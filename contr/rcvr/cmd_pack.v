==> flow/design.v <==
module cmd_pack(
	input						rst_n,
	input						clk,
	input		[31:0]			i_in_data,
	input						i_in_vld,
	output						o_in_rdy,
	output						o_fs,
	output						o_d
);
	reg			[2:0]			state;
	wire						rdy;
	assign rdy = ~|{state};
	reg			[31:0]			data;
	wire						tx_vld;
	assign tx_vld = state[2];
	wire						tx_rdy;
	always @ (posedge clk or negedge rst_n)
		if(~rst_n)
			state <= 3'd0;
		else
			if(rdy) begin
				if(i_in_vld) begin
					data <= i_in_data;
					state <= 3'b100;
				end
			end
			else begin
				if(tx_rdy)
					if(~&{state[1:0]})
						state[1:0] <= state[1:0] + 1'd1;
					else
						state <= 3'd0;
			end
	wire		[15:0]			tx_data;
	assign tx_data = 
		state == 3'b100 ? 16'h55FF :
		state == 3'b101 ? data[31:16] :
		state == 3'b110 ? data[15:0] :
		state == 3'b111 ? 16'hFFAA : 16'hXXXX;
	tsmt tsmt_u0(
		.rst_n(rst_n),
		.clk(clk),
		.i_tx_data(tx_data),
		.i_tx_vld(tx_vld),
		.o_tx_rdy(tx_rdy),
		.o_fs(o_fs),
		.o_d(o_d)
	);
	assign o_in_rdy = rdy;
endmodule
module tsmt(
	input						rst_n,
	input						clk,
	input		[15:0]			i_tx_data,
	input						i_tx_vld,
	output						o_tx_rdy,
	output						o_fs,
	output						o_d,
	output						o_clk
);
	reg			[3:0]			bit_cntr;
	reg			[15:0]			shift_data;
	reg			[0:0]			send_dummy_bit;
	reg			[0:0]			clk_out;
	reg			[0:0]			tx_clk;
	always @ (posedge clk or negedge rst_n)
		if(~rst_n)
			tx_clk <= 1'b0;
		else
			if(clk_out)
				tx_clk <= ~tx_clk;
			else
				tx_clk <= 1'b0;
	reg			[15:0]			latch_data;
	reg			[0:0]			data_latched;
	reg			[0:0]			data_loaded;
	always @ (posedge clk or negedge rst_n)
		if(~rst_n) 
			data_latched <= 1'b0;
		else
			if(~data_latched) begin
				if(i_tx_vld) begin
					data_latched <= 1'b1;
					latch_data <= i_tx_data;
				end
			end
			else
				if(data_loaded)
					data_latched <= 1'b0;
	reg			[0:0]			fs;
	reg			[15:0]			next_data;
	always @ (posedge clk or negedge rst_n)
		if(~rst_n) begin
			bit_cntr <= 4'h0;
			send_dummy_bit <= 1'b1;
			clk_out <= 1'b0;
			fs <= 1'b0;
			data_loaded <= 1'b0;
		end
		else begin
			data_loaded <= 1'b0;
			if(~clk_out) begin
				if(data_latched) begin
					bit_cntr <= 4'd0;
					shift_data <= latch_data;
					clk_out <= 1'b1;
					data_loaded <= 1'b1;
				end
			end
			else
				if(~tx_clk) begin
					fs <= 1'b0;
					if(send_dummy_bit) begin
						if(~fs)
							fs <= 1'b1;
						else
							send_dummy_bit <= 1'b0;
					end
					else begin
						shift_data <= {shift_data[14:0], 1'b0};
						if(~&{bit_cntr}) begin
							bit_cntr <= bit_cntr + 1'd1;
							if(bit_cntr == 4'd14)
								if(data_latched) begin
									fs <= 1'b1;
									next_data <= latch_data;
									data_loaded <= 1'b1;
								end
								else begin
									send_dummy_bit <= 1'b1;
									clk_out <= 1'b0;
								end
						end
						else
							if(fs) begin
								bit_cntr <= 4'd0;
								shift_data <= next_data;
							end 
					end
				end
		end
	assign o_d = shift_data[15];
	assign o_fs = fs;
	assign o_tx_rdy = ~data_latched;
	assign o_clk = tx_clk;  
endmodule
# Reports on cmd_pack
# What the tools print for cmd_pack, step after step.
# Lines are those of the file above, counted from 1.
# Operators: Yosys type, input widths -> output width; for muxes data width and select width s.
# Library cell names are shortened.
# Not given: --
# inputs
top,cmd_pack
clk_port,clk
cell_library,sky130hd
lib_corner,tt_025C_1v80

# Word-level counts
# Yosys after proc, flatten, opt, wreduce and memory -nomap, before mapping. Memory bits, and registers merged into a memory's read port (data or address), are not among the register bits. Print and check cells are not counted. Equal cells are merged and count once.
# word_totals
register_bits,93
inputBits,35
out_inout_bits,3
wordCells,88
# classes
addsub,2
equal,10
mux,44
n_logic,5
n_reduce_logical,14
# ops
operator,n
$mux 16,9
$mux 1,25
$mux 4,6
$eq 3x3->1 const B,4
$reduce_and 4->1,3
$reduce_and 3->1,3
$mux 2,4
$reduce_and 7->1,1
$ne 2x2->1 const B,3
$reduce_and 2->1,3
$not 1->1,5
$reduce_bool 2->1,2
$add 4x1->4 const B,1
$eq 4x4->1 const B,1
$ne 3x3->1 const B,1
$reduce_or 3->1,1
$add 2x1->2 const B,1
$ne 2x1->1 const B,1
$logic_not 1->1,1

# Logic depth
# Depth = most cells in a row (Yosys ltp): at word level without a register or memory, in the mapped netlist without a sequential cell, where the memories' decode and read muxes count.
# depth
depth_word,6
ABC_AREA,0
ltp_mapped,6
mapped_depth_nobuf,5

# Netlist
# Source: synth_stat.txt of the flow (Yosys; design flattened, memories mapped). It holds for the ABC_AREA given above (unset counts as 0); a run with the other value may have another netlist.
# Totals and module areas in this step are rounded.
# by_type
cell_type,n,area_total_um2
edfxtp_1,80,2.4E+03
dfrtp_1,12,300.288
mux2i_1,15,150.144
a21oi_1,23,115.11
ha_1,6,75.072
nor2_1,20,75.072
nor2b_1,12,75.072
nor3b_1,10,75.072
o21ai_1,13,65.062
nand2_1,11,41.29
a221o_1,4,40.038
and2_1,5,31.28
dfstp_2,1,26.275
buf_2,5,25.024
buf_6,2,22.522
nand4_4,1,21.27
a31oi_1,3,18.768
and3_1,3,18.768
# Other cell types: 24; their cells: 37.
# synth_totals
cells,263
mapped_area_um2,3820
sequential_area_um2,2730
ff_cells,93
buf_cells,13
# By module: a second synthesis without flattening, with its own total; a netlist apart from the flattened one above.
# unflattened
hier_cells,246
hier_area_um2,3730
# Rows give one instance, submodules left out.
# by_module
mod,instances,n_cells,mod_area_um2,mod_seq_area_um2
tsmt,1,154,2330,1690
cmd_pack,1,92,1410,1040

# Path before layout
# Source: OpenSTA report_checks on the synthesized netlist (no wires, ideal clock, input and output delay 20% of the period each), path of least setup slack; recovery checks are left aside. Register names are those of the netlist, which keeps one name where synthesis merged equal registers.
# synth_timing
path_kind,reg-to-reg
start,reg state[0]
end,reg data[0]
tclk_ps,3860
setup_ps,392
t_first_pin_ps,0
t_arrival_ps,1836
required_time_ps,3468
setup_slack_ps,1631
delay_ps,2228
stages,5
n_path_buf,0
synth_period_reached_ps,2229
# "delay_ps" is the arrival time less input delay plus setup time.
# "stages": output pins that drive a net of the path, with the launching flip-flop's if there is one; two outputs of one cell count as two.
# "synth_period_reached_ps" is the clock period less the worst setup slack; recovery checks do not enter. This is arithmetic on one report: input and output delays are still those of the set period (20% each).
# The rows between start and end are the longest chain of elaborated cells between them; the timing report does not say that the signal goes this way. Where chains are equally long, one stands for them.
# Each line given opens the expression or statement behind the cell; cells for indexed reads and writes are added by Yosys, which also makes memories of some case tables.
# A register here has more assigning lines than the two given.
# synth_between
cell_sequence,dfrtp_1 -> inv_1 -> ha_1 -> nor2b_1 -> and3_1
elab_chain_cells,3
cells_between,3
cone_lines,1
cone_classes,logic (1); reduce/logical (2)
# synth_lines
item,line_no,rtl
from (decl),10,reg [2:0] state;
from (assign),19,state <= 3'd0;
from (assign),30,state[1:0] <= state[1:0] + 1'd1;
$reduce_or 3->1,12,assign rdy = ~|{state};
$not 1->1,--,
$reduce_and 3->1,--,
to (assign),23,data <= i_in_data;
to (decl),13,reg [31:0] data;
# Nets of the timed path that keep an RTL name, with a line that drives or declares them; the list need not be complete.
# synth_nets
net,line_no
o_in_rdy,12

# Path in the finished layout
# From the final timing report of record 1: the path of least setup slack in the routed layout; clock arrival at registers is part of the times.
# The report prints the path's times to 10 ps; the period is as set.
# layout_timing
path_kind,reg-to-reg
start,reg state[0]
end,reg data[11]
tclk_ps,1500
setup_ps,270
t_first_pin_ps,360
t_arrival_ps,1740
required_time_ps,1570
setup_slack_ps,-170
stages,7
n_path_buf,2
# The rows between start and end are the longest chain of elaborated cells between them; the timing report does not say that the signal goes this way. Where chains are equally long, one stands for them.
# A register here has more assigning lines than the two given.
# layout_between
cell_sequence,dfrtp_1 -> inv_2 -> ha_4 -> nor2b_4 -> buf_6 -> and3_4 -> clkbuf_16
elab_chain_cells,3
cells_between,3
cone_lines,1
cone_classes,logic (1); reduce/logical (2)
# layout_lines
item,line_no,rtl
from (decl),10,reg [2:0] state;
from (assign),19,state <= 3'd0;
from (assign),30,state[1:0] <= state[1:0] + 1'd1;
$reduce_or 3->1,12,assign rdy = ~|{state};
$not 1->1,--,
$reduce_and 3->1,--,
to (assign),23,data <= i_in_data;
to (decl),13,reg [31:0] data;

# Top module cmd_pack; platform sky130hd; tools Yosys and OpenROAD; 2 stored runs in no particular order. Input and output delays are each 20% of the period that was set; the output load is 0.01 pF.
# "achievedPeriod_ps" = clock period - worst setup slack. The figure is calculated, with input and output delays left at 20% of the set period.
# "worst_setup_path_time_ps" = time allowed to the worst setup path (clock period - input delay - output delay, where it has them) - its slack; a late launch clock adds to it, a late capture clock takes from it.
# By "power_mw" is meant OpenSTA's value without simulated activity: inputs other than the clock are taken to toggle once in ten clock periods, and the tool carries that through the logic.
# "worst_setup_path_time_ps" is known to 10 ps.
# The results are shown rounded.
# A setting shown as . is not set for that run.
stored run,period_ns,CORE_UTILIZATION,SETUP_SLACK_MARGIN,PLACE_DENSITY_LB_ADDON,CORE_MARGIN,CELL_PAD_IN_SITES_DETAIL_PLACEMENT,CTS_CLUSTER_SIZE,CTS_CLUSTER_DIAMETER,SLEW_MARGIN,CAP_MARGIN,PLACE_DENSITY,MAX_ROUTING_LAYER,setup_tns_ps,yosys.chip_area_um2,worst_setup_path_time_ps,timing.worst_path_kind,achievedPeriod_ps,final_die_area_um2,timing.setup.ws_ps,util_frac,finalCellArea_um2,power_mw
record 1,1.5,41,0.4,0.23,4,0,46,178,30,20,.,.,-8520,3820,1670,reg-to-reg,1667,10900,-167,0.625,5560,7.84
record 2,1.75,15,.,.,2,1,.,67,20,20,0.91,met4,-303,3820,1780,reg-to-reg,1782,26800,-32,0.205,5130,6.03
