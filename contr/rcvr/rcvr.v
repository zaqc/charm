==> flow/design.v <==
module rcvr(
	input						rst_n,
	input						i_fs,
	input						i_clk,
	input						i_d,
	output		[15:0]			o_data,
	output						o_vld
);
	reg			[4:0]			bit_cntr;
	always @ (negedge i_clk or negedge rst_n)
		if(~rst_n) 
			bit_cntr <= 5'd0;
		else
			if(~bit_cntr[4])
				bit_cntr <=  bit_cntr + 1'd1;
			else
				if(i_fs)
					bit_cntr <= 5'd1;
				else
					bit_cntr <= 5'd0;
	reg			[15:0]			shift_data;
	always @ (negedge i_clk)
		shift_data <= {shift_data[14:0], i_d};
	reg			[15:0]			out_data;
	reg			[0:0]			out_vld;
	always @ (negedge i_clk) begin
		out_vld <= 1'b0;
		if(bit_cntr[4]) begin
			out_data <= {shift_data[14:0], i_d};
			out_vld <= 1'b1;
		end
	end
	assign o_data = {shift_data[14:0], i_d};
	assign o_vld = bit_cntr[4];
endmodule
Step by step through the tools: rcvr --
Tool output for the design above, in the order of the flow. Line numbers count from 1 in the design file above. Library cell names are shortened. The mark -- stands for no value.
Inputs: top module rcvr, clock input i_clk, library sky130hd, corner tt_025C_1v80

Word level --
Yosys after proc, flatten, opt, wreduce and memory -nomap, before mapping. Enables and synchronous resets that opt folds into registers are not counted as muxes. Memory bits, and registers merged into a memory's read port (data or address), are not among the register bits. Print and check cells are not counted. Equal cells are merged and count once.
Operators by class: add/sub/neg operators 1, multiplexer cells 2
Operator list (count):
- 5-bit by 1-bit adder with 5-bit output with constant B | 1
- 5-bit two-way mux | 1
- 1-bit two-way mux | 1
Storage and ports: word-level cells 5, flip-flop bits (word level) 20

Longest topological paths --
Longest topological path by Yosys (ltp), each cell counted once; first at word level (registers and memories cut), then after technology mapping (sequential cells cut; the memories' decode and read muxes count).
Depth: depth after elaboration 2, ABC_AREA 0, mapped depth 3, mapped depth without buffers 3

Mapped cells and area --
The flow's flattened synthesis, as Yosys stat reports it; memories are mapped. The netlist is that of the ABC_AREA named above (0 if unset); the other value can give another one.
Synthesis totals: chip area (Yosys) 523.0 um^2, area of sequential cells 425.4 um^2, buffer cells 1, mapped flip-flops 20, standard cells after synthesis 33
Cells by type (count):
- dfxtp_1 | 15
- dfrtn_1 | 5
- mux2_4 | 1
- ha_1 | 1
- nor2b_1 | 2
- and4b_2 | 1
- mux2i_1 | 1
- xnor2_1 | 1
- buf_4 | 1
- inv_1 | 2
- nor2_1 | 2
- nand3_1 | 1

FLOW RESULTS
============

Measured results for rcvr: 2 stored runs of the Yosys and OpenROAD flow on sky130hd. The settings differ; the order carries no meaning. The constraints put input and output delay at 20% of the set period each and load the outputs with 0.01 pF.
"power" is the tool's figure for a default switching activity; nothing was simulated.

* Run 1 | settings: period_ns 1.23; CORE_UTILIZATION 64; SETUP_SLACK_MARGIN 0.27; PLACE_DENSITY_LB_ADDON 0.25; CORE_MARGIN 3; CELL_PAD_IN_SITES_DETAIL_PLACEMENT 1; GPL_ROUTABILITY_DRIVEN 1; CTS_CLUSTER_SIZE 33; CAP_MARGIN 35; SLEW_MARGIN 20 | unfinished; error PDN-0185 in floorplanning
* Run 2 | settings: period_ns 2.4; CORE_UTILIZATION 36; SETUP_SLACK_MARGIN 0.22; PLACE_DENSITY 0.55; ABC_AREA 0; GPL_TIMING_DRIVEN 0; GPL_ROUTABILITY_DRIVEN 0; CTS_CLUSTER_SIZE 56; CAP_MARGIN 5; SLEW_MARGIN 15; MAX_ROUTING_LAYER met5; CORE_MARGIN 2 | results: chip area in the Yosys report 523.0 um^2; total die area 1773.7 um^2; standard-cell area of the final layout 872.1 um^2; final utilization 65.4%; worst setup slack after layout -0.106 ns; sum of negative setup slack -1.124 ns; lowest hold slack 0.342 ns; power 0.0008533 W
