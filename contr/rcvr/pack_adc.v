==> flow/design.v <==
module pack_adc(
	input						rst_n,
	input						clk,
	input		[9:0]			i_adc_data,
	input						i_adc_vld,
	output		[31:0]			o_out_data,
	output						o_out_vld
);
	reg			[1:0]			adc_cnt;
	reg			[31:0]			out_data;
	reg			[0:0]			out_vld;
	always @ (posedge clk or negedge rst_n)
		if(~rst_n) begin
			adc_cnt <= 2'd0;
			out_vld <= 1'b0;
		end
		else begin
			out_vld <= 1'b0;
			out_data <= {out_data[22:0], i_adc_data};
			if(i_adc_vld) begin
				if(adc_cnt == 2'd2) begin
					adc_cnt <= 2'd0;
					out_vld <= 1'b1;
				end
				else
					adc_cnt <= adc_cnt + 1'd1;
			end
		end
	assign o_out_data = out_data;
	assign o_out_vld = out_vld;
endmodule
From RTL to reports: pack_adc
Tool output for the design above, in the order of the flow.
Line numbers count from 1 in the design file above.
Operators: Yosys type, input widths -> output width; for muxes data width and select width s.
Library cell names are shortened.
{"block": "inputs", "design": "pack_adc", "clk_port": "clk", "cell_library": "sky130hd", "pvt_corner": "tt_025C_1v80"}

Elaborated design
Yosys after proc, flatten, opt, wreduce and memory -nomap, before mapping. Enables and synchronous resets that opt folds into registers are not counted as muxes. Memory bits, and registers merged into a memory's read port (data or address), are not among the register bits. Print and check cells are not counted. Equal cells are merged and count once.
{"block": "word_totals", "out_inout_bits": 33, "wordCells": 8, "register_bits": 35}
{"block": "op_classes", "addsub": 1, "n_eq": 1, "n_mux": 3}
{"block": "op_table", "operator": "$add 2x1->2 const B", "count": 1}
{"block": "op_table", "operator": "$eq 2x2->1 const B", "count": 1}
{"block": "op_table", "operator": "$mux 2", "count": 1}
{"block": "op_table", "operator": "$mux 1", "count": 2}

Longest topological paths
Yosys ltp: most cells in a row. Word level: on the elaborated netlist, between registers, memories and ports. Mapped: between sequential cells and ports; inverters and the memories' decode and read muxes count.
{"block": "logic_depth", "depth_word": 3, "abc_area": 1, "depth_mapped": 3, "depth_no_buf": 3}

Mapped cells and area
The flow's flattened synthesis, as Yosys stat reports it; memories are mapped. The netlist is that of the ABC_AREA named above (0 if unset); the other value can give another one.
{"block": "mapped", "ffs": 35, "mapped_area_um2": 1078.5, "cell_count": 46, "n_buf": 0}
{"block": "by_type", "type": "edfxtp_1", "count": 32, "area_total_um2": 960.922}
{"block": "by_type", "type": "dfrtp_1", "count": 3, "area_total_um2": 75.072}
{"block": "by_type", "type": "nand2_1", "count": 6, "area_total_um2": 22.522}
{"block": "by_type", "type": "inv_1", "count": 2, "area_total_um2": 7.507}
{"block": "by_type", "type": "nor2_1", "count": 2, "area_total_um2": 7.507}
{"block": "by_type", "type": "nand3_1", "count": 1, "area_total_um2": 5.005}

Path before layout
OpenSTA on the mapped netlist: ideal clock, no wires. The path of least setup slack (recovery checks aside). Input and output delay are each 20% of the period. Register names are those of the netlist, which keeps one name where synthesis merged equal registers.
{"block": "synth_timing", "path_kind": "register -> register", "from": "register out_data[0]", "to": "register out_data[10]", "launch_ps": 0, "stages": 1, "period_ps": 777, "path_buffers": 0, "t_arrival_ps": 403, "setup_time_ps": 288, "path_delay_ps": 691, "path_slack_ps": 85, "synth_period_reached_ps": 692}
"path_delay_ps" = arrival - input delay + setup time.
"stages" counts driving pins, that of a launching flip-flop among them; a cell with two outputs on the path counts twice.
"synth_period_reached_ps" = period - worst setup slack (recovery checks aside). The figure is calculated, with input and output delays left at 20% of the set period.
{"block": "synth_between", "cell_sequence": "edfxtp_1", "elab_chain_cells": 0}
{"block": "synth_lines", "item": "start, declared", "line_no": 10, "source": "reg [31:0] out_data;"}
{"block": "synth_lines", "item": "start, assigned", "line_no": 19, "source": "out_data <= {out_data[22:0], i_adc_data};"}
{"block": "synth_lines", "item": "end, assigned", "line_no": 19}
{"block": "synth_lines", "item": "end, declared", "line_no": 10}

Settings of 2 stored flow runs for module pack_adc (sky130hd), not sorted in any way. The constraints put input and output delay at 20% of the set period each and load the outputs with 0.01 pF.

{"run": "run A", "settings": { "period_ns": 1.1, "CORE_UTILIZATION": 64, "PLACE_DENSITY": 0.44, "CELL_PAD_IN_SITES_GLOBAL_PLACEMENT": 0, "ABC_AREA": 1, "GPL_TIMING_DRIVEN": 0, "GPL_ROUTABILITY_DRIVEN": 0, "SLEW_MARGIN": 30, "CAP_MARGIN": 20, "CORE_MARGIN": 2 }, "outcome": "no results, placement failed with DPL-0038"}
{"run": "run B", "settings": { "period_ns": 1.05, "CORE_UTILIZATION": 63, "SETUP_SLACK_MARGIN": 0.14, "PLACE_DENSITY": 0.52, "HOLD_SLACK_MARGIN": 0.07, "CORE_ASPECT_RATIO": 0.72, "CORE_MARGIN": 3, "CELL_PAD_IN_SITES_GLOBAL_PLACEMENT": 3, "CELL_PAD_IN_SITES_DETAIL_PLACEMENT": 2, "GPL_TIMING_DRIVEN": 0, "CTS_CLUSTER_SIZE": 87, "CAP_MARGIN": 30, "SLEW_MARGIN": 30, "MIN_ROUTING_LAYER": "met1", "MAX_ROUTING_LAYER": "met4" }, "outcome": "no results, placement failed with GPL-0301"}
